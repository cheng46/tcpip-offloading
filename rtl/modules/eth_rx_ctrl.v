==> flow/design.v <==
module eth_rx_ctrl(
    input wire                               i_sys_clk,   
    input wire                               i_rx_clk,    
    input wire                               i_rstn,
    input wire                               i_fifo_full,
    input wire                               i_rx_dv,     
    input wire[  4-1:0]        i_rx_data,   
    input wire                               i_rx_er,     
    input wire                               i_rx_col,    
    input wire                               i_rx_crs,    
    input wire                               i_mdio,
    output wire                              o_len_fifo_w_en,
    output wire[14-1:0]        o_frame_len,
    output reg                               o_data_fifo_w_en,
    output reg[ 8-1:0]        o_frame_data,
    output reg                               o_mdio
);
    reg                          prev_rx_dv;
    reg[                 3:0]    frame_data;
    reg[14-1:0]    frame_length;
    reg                          rx_toggle;
    reg                          drop_frame;
    wire   rx_trans_start = ~prev_rx_dv && i_rx_dv;
    wire   rx_trans_done  = prev_rx_dv && ~i_rx_dv;
    assign o_len_fifo_w_en = rx_trans_done && (frame_length != 0);
    assign o_frame_len     = (o_len_fifo_w_en)? frame_length : 0;
    always @(posedge i_rx_clk or negedge i_rstn) begin
        if (~i_rstn) begin 
            rx_toggle         <= 1'b0;
            prev_rx_dv        <= 1'b0;
            drop_frame        <= 1'b0;
            o_data_fifo_w_en  <= 1'b0;
            o_frame_data      <= {8{1'b0}};
            frame_length      <= {14{1'b0}};
            frame_data        <= 4'b0;
        end 
        else if (i_fifo_full) begin 
            prev_rx_dv        <= i_rx_dv;
            drop_frame        <= 1'b1;
            o_data_fifo_w_en  <= 1'b0;
            o_frame_data      <= {8{1'b0}};
            frame_length      <= {14{1'b0}};
        end 
        else if ((~i_fifo_full && drop_frame && ~i_rx_dv) || (~i_fifo_full && drop_frame && rx_trans_done)) begin    
            prev_rx_dv        <= i_rx_dv;
            drop_frame        <= 1'b0;
            o_data_fifo_w_en  <= 1'b0;
            o_frame_data      <= {8{1'b0}};
            frame_length      <= {14{1'b0}};
        end 
        else if (i_rx_dv && ~drop_frame) begin
            prev_rx_dv        <= i_rx_dv;
            rx_toggle         <= rx_toggle + 1'b1;
            if (rx_toggle == 1'b1) begin 
                o_data_fifo_w_en  <= 1'b1;
                o_frame_data      <= {frame_data, i_rx_data};
                frame_length      <= frame_length + 1;
                frame_data        <= 4'b0;
            end 
            else begin                                   
                o_data_fifo_w_en  <= 1'b0;
                o_frame_data      <= {8{1'b0}};
                frame_data        <= i_rx_data;
            end 
        end
        else begin 
            rx_toggle         <= 1'b0;
            prev_rx_dv        <= i_rx_dv;
            o_data_fifo_w_en  <= 1'b0;
            o_frame_data      <= {8{1'b0}};
            frame_length      <= {14{1'b0}};
            frame_data        <= 4'b0;
        end    
    end 
    always @(posedge i_rx_clk or negedge i_rstn) begin 
        if (~i_rstn) begin 
            o_mdio <= 1'b0;
        end 
        else begin 
            o_mdio <= 1'b0;
        end 
    end 
endmodule
Tool chain data of eth_rx_ctrl
What the tools print for eth_rx_ctrl, step after step.
Lines are those of the file above, counted from 1.
Cell names lack the library's common part.
{"block": "design", "design": "eth_rx_ctrl", "clk_port": "i_rx_clk", "lib": "sky130hd", "pvt_corner": "tt_025C_1v80"}

Word-level counts
Source: Yosys, flattened and elaborated, memories not mapped. Widths are those after wreduce. Registers that Yosys merges into a memory's read port (data or address) are not register bits. Print and check cells do not count. Equal cells are merged and count once.
{"block": "word_totals", "reg_bits": 30, "in_bits": 13, "out_inout_bits": 25, "word_cells": 42}
{"block": "op_classes", "add_sub_neg": 2, "n_eq": 1, "mux": 18, "bitwise": 4, "reduce_and_logical": 10}
{"block": "op_table", "cell": "two-way mux 14 bit", "count": 5}
{"block": "op_table", "cell": "two-way mux 8 bit", "count": 4}
{"block": "op_table", "cell": "adder 14 x 1 -> 14 bit (second input constant)", "count": 1}
{"block": "op_table", "cell": "nonzero test 14 bit", "count": 1}
{"block": "op_table", "cell": "two-way mux 4 bit", "count": 2}
{"block": "op_table", "cell": "two-way mux 1 bit", "count": 7}
{"block": "op_table", "cell": "logical AND 1 bit", "count": 6}
{"block": "op_table", "cell": "NOT 1 bit", "count": 4}
{"block": "op_table", "cell": "!= test 4 bit (second input constant)", "count": 1}
{"block": "op_table", "cell": "AND reduction 2 bit", "count": 1}
{"block": "op_table", "cell": "nonzero test 2 bit", "count": 1}
{"block": "op_table", "cell": "adder 1 bit (second input constant)", "count": 1}
{"block": "op_table", "cell": "logical OR 1 bit", "count": 1}

Logic depth
Depth = most cells in a row (Yosys ltp): at word level without a register or memory, in the mapped netlist without a sequential cell, where the memories' decode and read muxes count.
{"block": "depth", "ltp_word": 6, "abc_area": 0, "mapped_depth": 6, "ltp_nobuf": 5}

Mapped cells and area
The flow's flattened synthesis, as Yosys stat reports it; memories are mapped. The netlist is that of the ABC_AREA named above (0 if unset); the other value can give another one.
The area totals of this step are shown rounded.
{"block": "types", "type": "dfrtp_1", "count": 30, "area_total_um2": 750.72}
{"block": "types", "type": "nor3b_1", "count": 9, "area_total_um2": 67.565}
{"block": "types", "type": "and3_1", "count": 8, "area_total_um2": 50.048}
{"block": "types", "type": "nor2_1", "count": 11, "area_total_um2": 41.29}
{"block": "types", "type": "a22o_1", "count": 4, "area_total_um2": 35.034}
{"block": "types", "type": "a21oi_1", "count": 6, "area_total_um2": 30.029}
{"block": "types", "type": "mux2i_1", "count": 3, "area_total_um2": 30.029}
{"block": "types", "type": "nand2_1", "count": 8, "area_total_um2": 30.029}
{"block": "types", "type": "o31ai_1", "count": 4, "area_total_um2": 30.029}
{"block": "types", "type": "or4_1", "count": 4, "area_total_um2": 30.029}
{"block": "types", "type": "inv_1", "count": 7, "area_total_um2": 26.275}
{"block": "types", "type": "ha_1", "count": 2, "area_total_um2": 25.024}
{"block": "types", "type": "nor4_1", "count": 4, "area_total_um2": 25.024}
{"block": "types", "type": "a21o_1", "count": 3, "area_total_um2": 22.522}
{"block": "types", "type": "clkbuf_1", "count": 6, "area_total_um2": 22.522}
{"block": "types", "type": "nand4_1", "count": 3, "area_total_um2": 18.768}
{"block": "types", "type": "or3_1", "count": 3, "area_total_um2": 18.768}
{"block": "types", "type": "and4_1", "count": 2, "area_total_um2": 17.517}
Not listed: further types 16, cells in them 27.
{"block": "mapped", "stdcells": 144, "yosys_area_um2": 1470, "sequential_area_um2": 751, "ff_cells": 30, "buffers": 11}

Path before layout
Path of least setup slack by OpenSTA after synthesis, without wires, with an ideal clock, recovery checks aside; 20% of the period is set as input and as output delay. Where synthesis merged equal registers, the netlist keeps one of their names.
{"block": "synth_timing", "path_type": "register to output", "start": "reg frame_length[0]", "end": "out o_frame_len[12]", "tclk_ns": 2.42, "output_delay_ns": 0.484, "launch_ns": 0.000, "arrival_ns": 1.499, "required_time_ns": 1.936, "path_slack_ns": 0.437, "delay_ns": 1.499, "path_stages": 7, "n_path_buf": 1, "period_less_setup_slack_ns": 1.983}
"delay_ns" = arrival - input delay + setup time.
At an output port there is no setup time.
"path_stages": output pins that drive a net of the path, with the launching flip-flop's if there is one; two outputs of one cell count as two.
"period_less_setup_slack_ns" is the clock period less the worst setup slack; recovery checks do not enter. This is arithmetic on one report: input and output delays are still those of the set period (20% each).
The rows between start and end are the longest chain of elaborated cells between them; the timing report does not say that the signal goes this way. Where chains are equally long, one stands for them.
A line is the first line of the expression or statement that the cell stems from. Yosys adds cells for indexed reads and writes and turns some case tables into memories.
A register here has more assigning lines than the two given.
{"block": "synth_via", "path_cell_list": "dfrtp_1 > inv_1 > ha_1 > nor3b_1 > and4_1 > clkbuf_1 > nor3b_1", "elab_chain_len": 3, "cone_cells": 3, "lines_between": 2, "cone_classes": "1 x mux; 2 x reduce/logical"}
{"block": "synth_lines", "element": "start: declaration", "line_no": 20, "source": "reg[14-1:0]    frame_length;"}
{"block": "synth_lines", "element": "start: assignment", "line_no": 34, "source": "frame_length      <= {14{1'b0}};"}
{"block": "synth_lines", "element": "start: assignment", "line_no": 57, "source": "frame_length      <= frame_length + 1;"}
{"block": "synth_lines", "element": "nonzero test 14 bit", "line_no": 25, "source": "assign o_len_fifo_w_en = rx_trans_done && (frame_length != 0);"}
{"block": "synth_lines", "element": "logical AND 1 bit", "line_no": 25}
{"block": "synth_lines", "element": "two-way mux 14 bit", "line_no": 26, "source": "assign o_frame_len     = (o_len_fifo_w_en)? frame_length : 0;"}
{"block": "synth_lines", "element": "end: declaration", "line_no": 13, "source": "output wire[14-1:0]        o_frame_len,"}

Path in the finished layout
Path of least setup slack in the final report of stored run 1 (OpenROAD, finished layout, wires in). Where an end is a register, its clock arrival counts in the times.
{"block": "layout_timing", "path_type": "register to output", "start": "reg frame_length[1]", "end": "out o_len_fifo_w_en", "tclk_ns": 1.78, "output_delay_ns": 0.36, "launch_ns": 0.28, "arrival_ns": 1.67, "required_time_ns": 1.42, "path_slack_ns": -0.25, "path_stages": 8, "n_path_buf": 2}
The rows between start and end are the longest chain of elaborated cells between them; the timing report does not say that the signal goes this way. Where chains are equally long, one stands for them.
A register here has more assigning lines than the two given.
{"block": "layout_via", "path_cell_list": "dfrtp_1 > inv_2 > ha_4 > nor3b_4 > and4_4 > buf_6 > nor2_1 > buf_2", "elab_chain_len": 2, "cone_cells": 2, "lines_between": 1, "cone_classes": "2 x reduce/logical"}
{"block": "layout_lines", "element": "start: declaration", "line_no": 20, "source": "reg[14-1:0]    frame_length;"}
{"block": "layout_lines", "element": "start: assignment", "line_no": 34, "source": "frame_length      <= {14{1'b0}};"}
{"block": "layout_lines", "element": "start: assignment", "line_no": 57, "source": "frame_length      <= frame_length + 1;"}
{"block": "layout_lines", "element": "nonzero test 14 bit", "line_no": 25, "source": "assign o_len_fifo_w_en = rx_trans_done && (frame_length != 0);"}
{"block": "layout_lines", "element": "logical AND 1 bit", "line_no": 25}
{"block": "layout_lines", "element": "end: declaration", "line_no": 12, "source": "output wire                              o_len_fifo_w_en,"}

Subject: eth_rx_ctrl on sky130hd, stored results

Hello all,

Design eth_rx_ctrl on sky130hd. What follows are 2 stored runs of the flow, each under its own settings; their order means nothing. The constraints put input and output delay at 20% of the set period each and load the outputs with 0.01 pF.
"period_less_ws_ns": clock period set for the run, less the worst setup slack. It is reckoned from that one timing run; input and output delays stay at 20% of the period that was set.
"timing.worst_path_ns" = time allowed to the worst setup path (clock period - input delay - output delay, where it has them) - its slack; a late launch clock adds to it, a late capture clock takes from it.
By "power_mw" is meant OpenSTA's value without simulated activity: inputs other than the clock are taken to toggle once in ten clock periods, and the tool carries that through the logic.
The measured numbers are rounded.

Stored run 1
==> flow/run.sh <==
#!/bin/bash
# the make line also repeats the synthesis and layout settings of config.mk as NAME=value (left out here)
make -C /OpenROAD-flow-scripts/flow DESIGN_CONFIG=/design/flow/config.mk WORK_HOME=/design/flow/orfs CLKGATE_MAP_FILE= finish
==> flow/config.mk <==
export PLATFORM = sky130hd
export DESIGN_NAME = eth_rx_ctrl
export DESIGN_NICKNAME = eth_rx_ctrl
export VERILOG_FILES = /design/flow/design.v
export SDC_FILE = /design/flow/constraint.sdc
export NUM_CORES = 4
export LEC_CHECK = 0
export CAP_MARGIN = 20
export CORE_MARGIN = 2
export CORE_UTILIZATION = 40
export SLEW_MARGIN = 20
==> flow/constraint.sdc <==
create_clock -name core_clock -period 1.78 [get_ports {i_rx_clk}]
set_input_delay 0.3560 -clock core_clock [delete_from_list [all_inputs] [get_ports {i_rx_clk}]]
set_output_delay 0.3560 -clock core_clock [all_outputs]
set_load 0.01 [all_outputs]

==> results of stored run 1, as JSON <==
{
  "yosys.chip_area_um2": 1470,
  "die_footprint_um2": 4170,
  "finish.stdcell_area_um2": 2170,
  "util_frac": 0.602,
  "worst_setup_slack_ns": -0.247,
  "setup_tns_ns": -2.62,
  "power_mw": 1.40,
  "period_less_ws_ns": 2.027,
  "timing.worst_path_ns": 1.67,
  "path_kind": "register to output"
}

Stored run 2
==> flow/run.sh <==
#!/bin/bash
# the make line also repeats the synthesis and layout settings of config.mk as NAME=value (left out here)
make -C /OpenROAD-flow-scripts/flow DESIGN_CONFIG=/design/flow/config.mk WORK_HOME=/design/flow/orfs CLKGATE_MAP_FILE= finish
==> flow/config.mk <==
export PLATFORM = sky130hd
export DESIGN_NAME = eth_rx_ctrl
export DESIGN_NICKNAME = eth_rx_ctrl
export VERILOG_FILES = /design/flow/design.v
export SDC_FILE = /design/flow/constraint.sdc
export NUM_CORES = 4
export LEC_CHECK = 0
export CAP_MARGIN = 20
export CELL_PAD_IN_SITES_GLOBAL_PLACEMENT = 1
export CORE_MARGIN = 3
export CORE_UTILIZATION = 38
export GPL_ROUTABILITY_DRIVEN = 0
export GPL_TIMING_DRIVEN = 0
export MIN_ROUTING_LAYER = met1
export PLACE_DENSITY_LB_ADDON = 0.12
export SETUP_SLACK_MARGIN = 0.55
export SLEW_MARGIN = 20
==> flow/constraint.sdc <==
create_clock -name core_clock -period 2.27 [get_ports {i_rx_clk}]
set_input_delay 0.4540 -clock core_clock [delete_from_list [all_inputs] [get_ports {i_rx_clk}]]
set_output_delay 0.4540 -clock core_clock [all_outputs]
set_load 0.01 [all_outputs]

==> results of stored run 2, as JSON <==
{
  "yosys.chip_area_um2": 1470,
  "die_footprint_um2": 4640,
  "finish.stdcell_area_um2": 2330,
  "util_frac": 0.663,
  "worst_setup_slack_ns": 0.041,
  "setup_tns_ns": 0.000,
  "power_mw": 1.11,
  "period_less_ws_ns": 2.229,
  "timing.worst_path_ns": 1.77,
  "path_kind": "register to output"
}

Thanks
